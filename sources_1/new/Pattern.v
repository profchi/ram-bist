==> flow/design.v <==
`timescale 1ns / 1ps
module Pattern( clk, count_rst, pat_rst, nxt_pat_trig,
 nxt_count_trig, error, pat, count);
     input clk;
     input count_rst;
     input pat_rst;
     input nxt_pat_trig;
     input nxt_count_trig;
     input error;
     output reg [8:0] pat;
     output reg [10:0] count;
     always @ (posedge clk)
     begin
        if (count_rst)
        begin
            count = 0;
        end
        else if (nxt_count_trig & ~pat[8] & ~error)
        begin
            count <= count + 1;
        end
        if (pat_rst)
        begin
            pat = 1;
        end
        else if (nxt_pat_trig & ~error)
        begin
            pat <= pat*2;
        end
     end
endmodule
# --- Step by step through the tools: Pattern ---
# Tool output for the design above, in the order of the flow.
# Lines are those of the file above, counted from 1.
design:
  design: "Pattern"
  clock_port: "clk"
  library: "sky130hd"
  pvt_corner: "tt_025C_1v80"

# --- Word level ---
# Source: Yosys, flattened and elaborated, memories not mapped. Widths are those after wreduce; folded enables and synchronous resets count as part of the registers. Registers that Yosys merges into a memory's read port (data or address) are not register bits. Print and check cells do not count. Equal cells are merged and count once.
classes:
  addsub: 1
  n_logic: 5
op_table:
  columns: ["cell", "count"]
  rows:
  - ["11-bit by 1-bit adder with 11-bit output (second input constant)", 1]
  - ["1-bit AND", 3]
  - ["1-bit inverter", 2]
word_totals:
  regBits: 20
  in_bits: 6
  word_cells: 8

# --- Logic depth ---
# Longest topological path by Yosys (ltp), each cell counted once; first at word level (registers and memories cut), then after technology mapping (sequential cells cut; the memories' decode and read muxes count).
logic_depth:
  depth_word: 3
  abc_area: 0
  ltp_mapped: 4
  mapped_depth_nobuf: 4

# --- After synthesis ---
# Source: synth_stat.txt of the flow (Yosys; design flattened, memories mapped). It holds for the ABC_AREA given above (unset counts as 0); a run with the other value may have another netlist.
types:
  columns: ["cell_type", "count", "area_total_um2"]
  rows:
  - ["sky130_fd_sc_hd__dfxtp_1", 20, 400.384]
  - ["sky130_fd_sc_hd__nand2_1", 20, 75.072]
  - ["sky130_fd_sc_hd__a21oi_1", 14, 70.067]
  - ["sky130_fd_sc_hd__nor4_4", 2, 42.541]
  - ["sky130_fd_sc_hd__o31ai_1", 4, 30.029]
  - ["sky130_fd_sc_hd__or4_1", 4, 30.029]
  - ["sky130_fd_sc_hd__nand4bb_4", 1, 27.526]
  - ["sky130_fd_sc_hd__nor2_1", 5, 18.768]
  - ["sky130_fd_sc_hd__xnor2_1", 2, 17.517]
  - ["sky130_fd_sc_hd__and4bb_2", 1, 12.512]
  - ["sky130_fd_sc_hd__ha_1", 1, 12.512]
  - ["sky130_fd_sc_hd__nand4_2", 1, 12.512]
  - ["sky130_fd_sc_hd__nor2b_1", 2, 12.512]
  - ["sky130_fd_sc_hd__or3_1", 2, 12.512]
  - ["sky130_fd_sc_hd__buf_6", 1, 11.261]
  - ["sky130_fd_sc_hd__clkbuf_1", 3, 11.261]
  - ["sky130_fd_sc_hd__mux2_1", 1, 11.261]
  - ["sky130_fd_sc_hd__mux2_2", 1, 11.261]
# Not listed: further types 9, cells in them 12.
mapped:
  seq_area_mm2: 0.0004004
  mapped_area_mm2: 0.0008896
  stdcells: 97
  buffers: 5
  ffs: 20

# --- Worst setup path after synthesis ---
# Source: OpenSTA report_checks on the synthesized netlist (no wires, ideal clock, input and output delay 20% of the period each), path of least setup slack; recovery checks are left aside. Register names are those of the netlist, which keeps one name where synthesis merged equal registers.
synth_path:
  path_kind: "in2reg"
  start: "input error"
  end: "register count[10]"
  in_delay_ns: 0.382
  arrival_ns: 1.339
  t_first_pin_ns: 0.382
  slack_ns: 0.447
  period_ns: 1.91
  setup_time_ns: 0.123
  n_path_buf: 1
  path_stages: 4
  delay_ns: 1.080
  synth_period_reached_ns: 1.463
# "delay_ns" = arrival - input delay + setup time.
# "path_stages": output pins that drive a net of the path, with the launching flip-flop's if there is one; two outputs of one cell count as two.
# "synth_period_reached_ns" = period - worst setup slack (recovery checks aside). The figure is calculated, with input and output delays left at 20% of the set period.
# The rows between start and end are the longest chain of elaborated cells between them; the timing report does not say that the signal goes this way. Where chains are equally long, one stands for them.
# A line is the first line of the expression or statement that the cell stems from. Yosys adds cells for indexed reads and writes and turns some case tables into memories.
synth_via:
  cell_sequence: "sky130_fd_sc_hd__nand4bb_4 > sky130_fd_sc_hd__buf_6 > sky130_fd_sc_hd__nor4_4 > sky130_fd_sc_hd__mux2_1"
  elab_chain_cells: 2
  cells_between: 2
  cone_classes: "2 x logic"
synth_rtl:
  columns: ["item", "line_no", "text"]
  rows:
  - ["from (decl)", 9, "input error;"]
  - ["1-bit inverter", 18, "else if (nxt_count_trig & ~pat[8] & ~error)"]
  - ["1-bit AND", 18, null]
  - ["to (assign)", 16, "count = 0;"]
  - ["to (assign)", 20, "count <= count + 1;"]
  - ["to (decl)", 11, "output reg [10:0] count;"]

module Pattern, platform sky130hd, 2 stored runs of the flow under differing settings, order arbitrary. Input and output delays are each 20% of the period that was set; the output load is 0.01 pF.

--- job 1 ---
==> flow/run.sh <==
#!/bin/bash
# the make line also repeats the synthesis and layout settings of config.mk as NAME=value (left out here)
make -C /OpenROAD-flow-scripts/flow DESIGN_CONFIG=/design/flow/config.mk WORK_HOME=/design/flow/orfs CLKGATE_MAP_FILE= finish
==> flow/config.mk <==
export PLATFORM = sky130hd
export DESIGN_NAME = Pattern
export DESIGN_NICKNAME = Pattern
export VERILOG_FILES = /design/flow/design.v
export SDC_FILE = /design/flow/constraint.sdc
export NUM_CORES = 4
export LEC_CHECK = 0
export CAP_MARGIN = 10
export CELL_PAD_IN_SITES_GLOBAL_PLACEMENT = 2
export CORE_ASPECT_RATIO = 0.69
export CORE_MARGIN = 4
export CORE_UTILIZATION = 43
export GPL_TIMING_DRIVEN = 0
export PLACE_DENSITY = 0.92
export SETUP_SLACK_MARGIN = 0.38
export SLEW_MARGIN = 20
export TNS_END_PERCENT = 55
==> flow/constraint.sdc <==
create_clock -name core_clock -period 1.71 [get_ports {clk}]
set_input_delay 0.3420 -clock core_clock [delete_from_list [all_inputs] [get_ports {clk}]]
set_output_delay 0.3420 -clock core_clock [all_outputs]
set_load 0.01 [all_outputs]

==> results, as YAML <==
outcome: "no final report: placement broke off with GPL-0301"

--- job 2 ---
==> flow/run.sh <==
#!/bin/bash
# the make line also repeats the synthesis and layout settings of config.mk as NAME=value (left out here)
make -C /OpenROAD-flow-scripts/flow DESIGN_CONFIG=/design/flow/config.mk WORK_HOME=/design/flow/orfs CLKGATE_MAP_FILE= finish
==> flow/config.mk <==
export PLATFORM = sky130hd
export DESIGN_NAME = Pattern
export DESIGN_NICKNAME = Pattern
export VERILOG_FILES = /design/flow/design.v
export SDC_FILE = /design/flow/constraint.sdc
export NUM_CORES = 4
export LEC_CHECK = 0
export ABC_AREA = 1
export CAP_MARGIN = 0
export CELL_PAD_IN_SITES_DETAIL_PLACEMENT = 0
export CORE_MARGIN = 3
export CORE_UTILIZATION = 58
export CTS_CLUSTER_SIZE = 80
export GPL_TIMING_DRIVEN = 1
export HOLD_SLACK_MARGIN = 0.29
export PLACE_DENSITY = 0.5
export SLEW_MARGIN = 20
export TNS_END_PERCENT = 50
==> flow/constraint.sdc <==
create_clock -name core_clock -period 0.988 [get_ports {clk}]
set_input_delay 0.1976 -clock core_clock [delete_from_list [all_inputs] [get_ports {clk}]]
set_output_delay 0.1976 -clock core_clock [all_outputs]
set_load 0.01 [all_outputs]

==> results, as YAML <==
outcome: "no final report: clock tree synthesis broke off with DPL-0038"
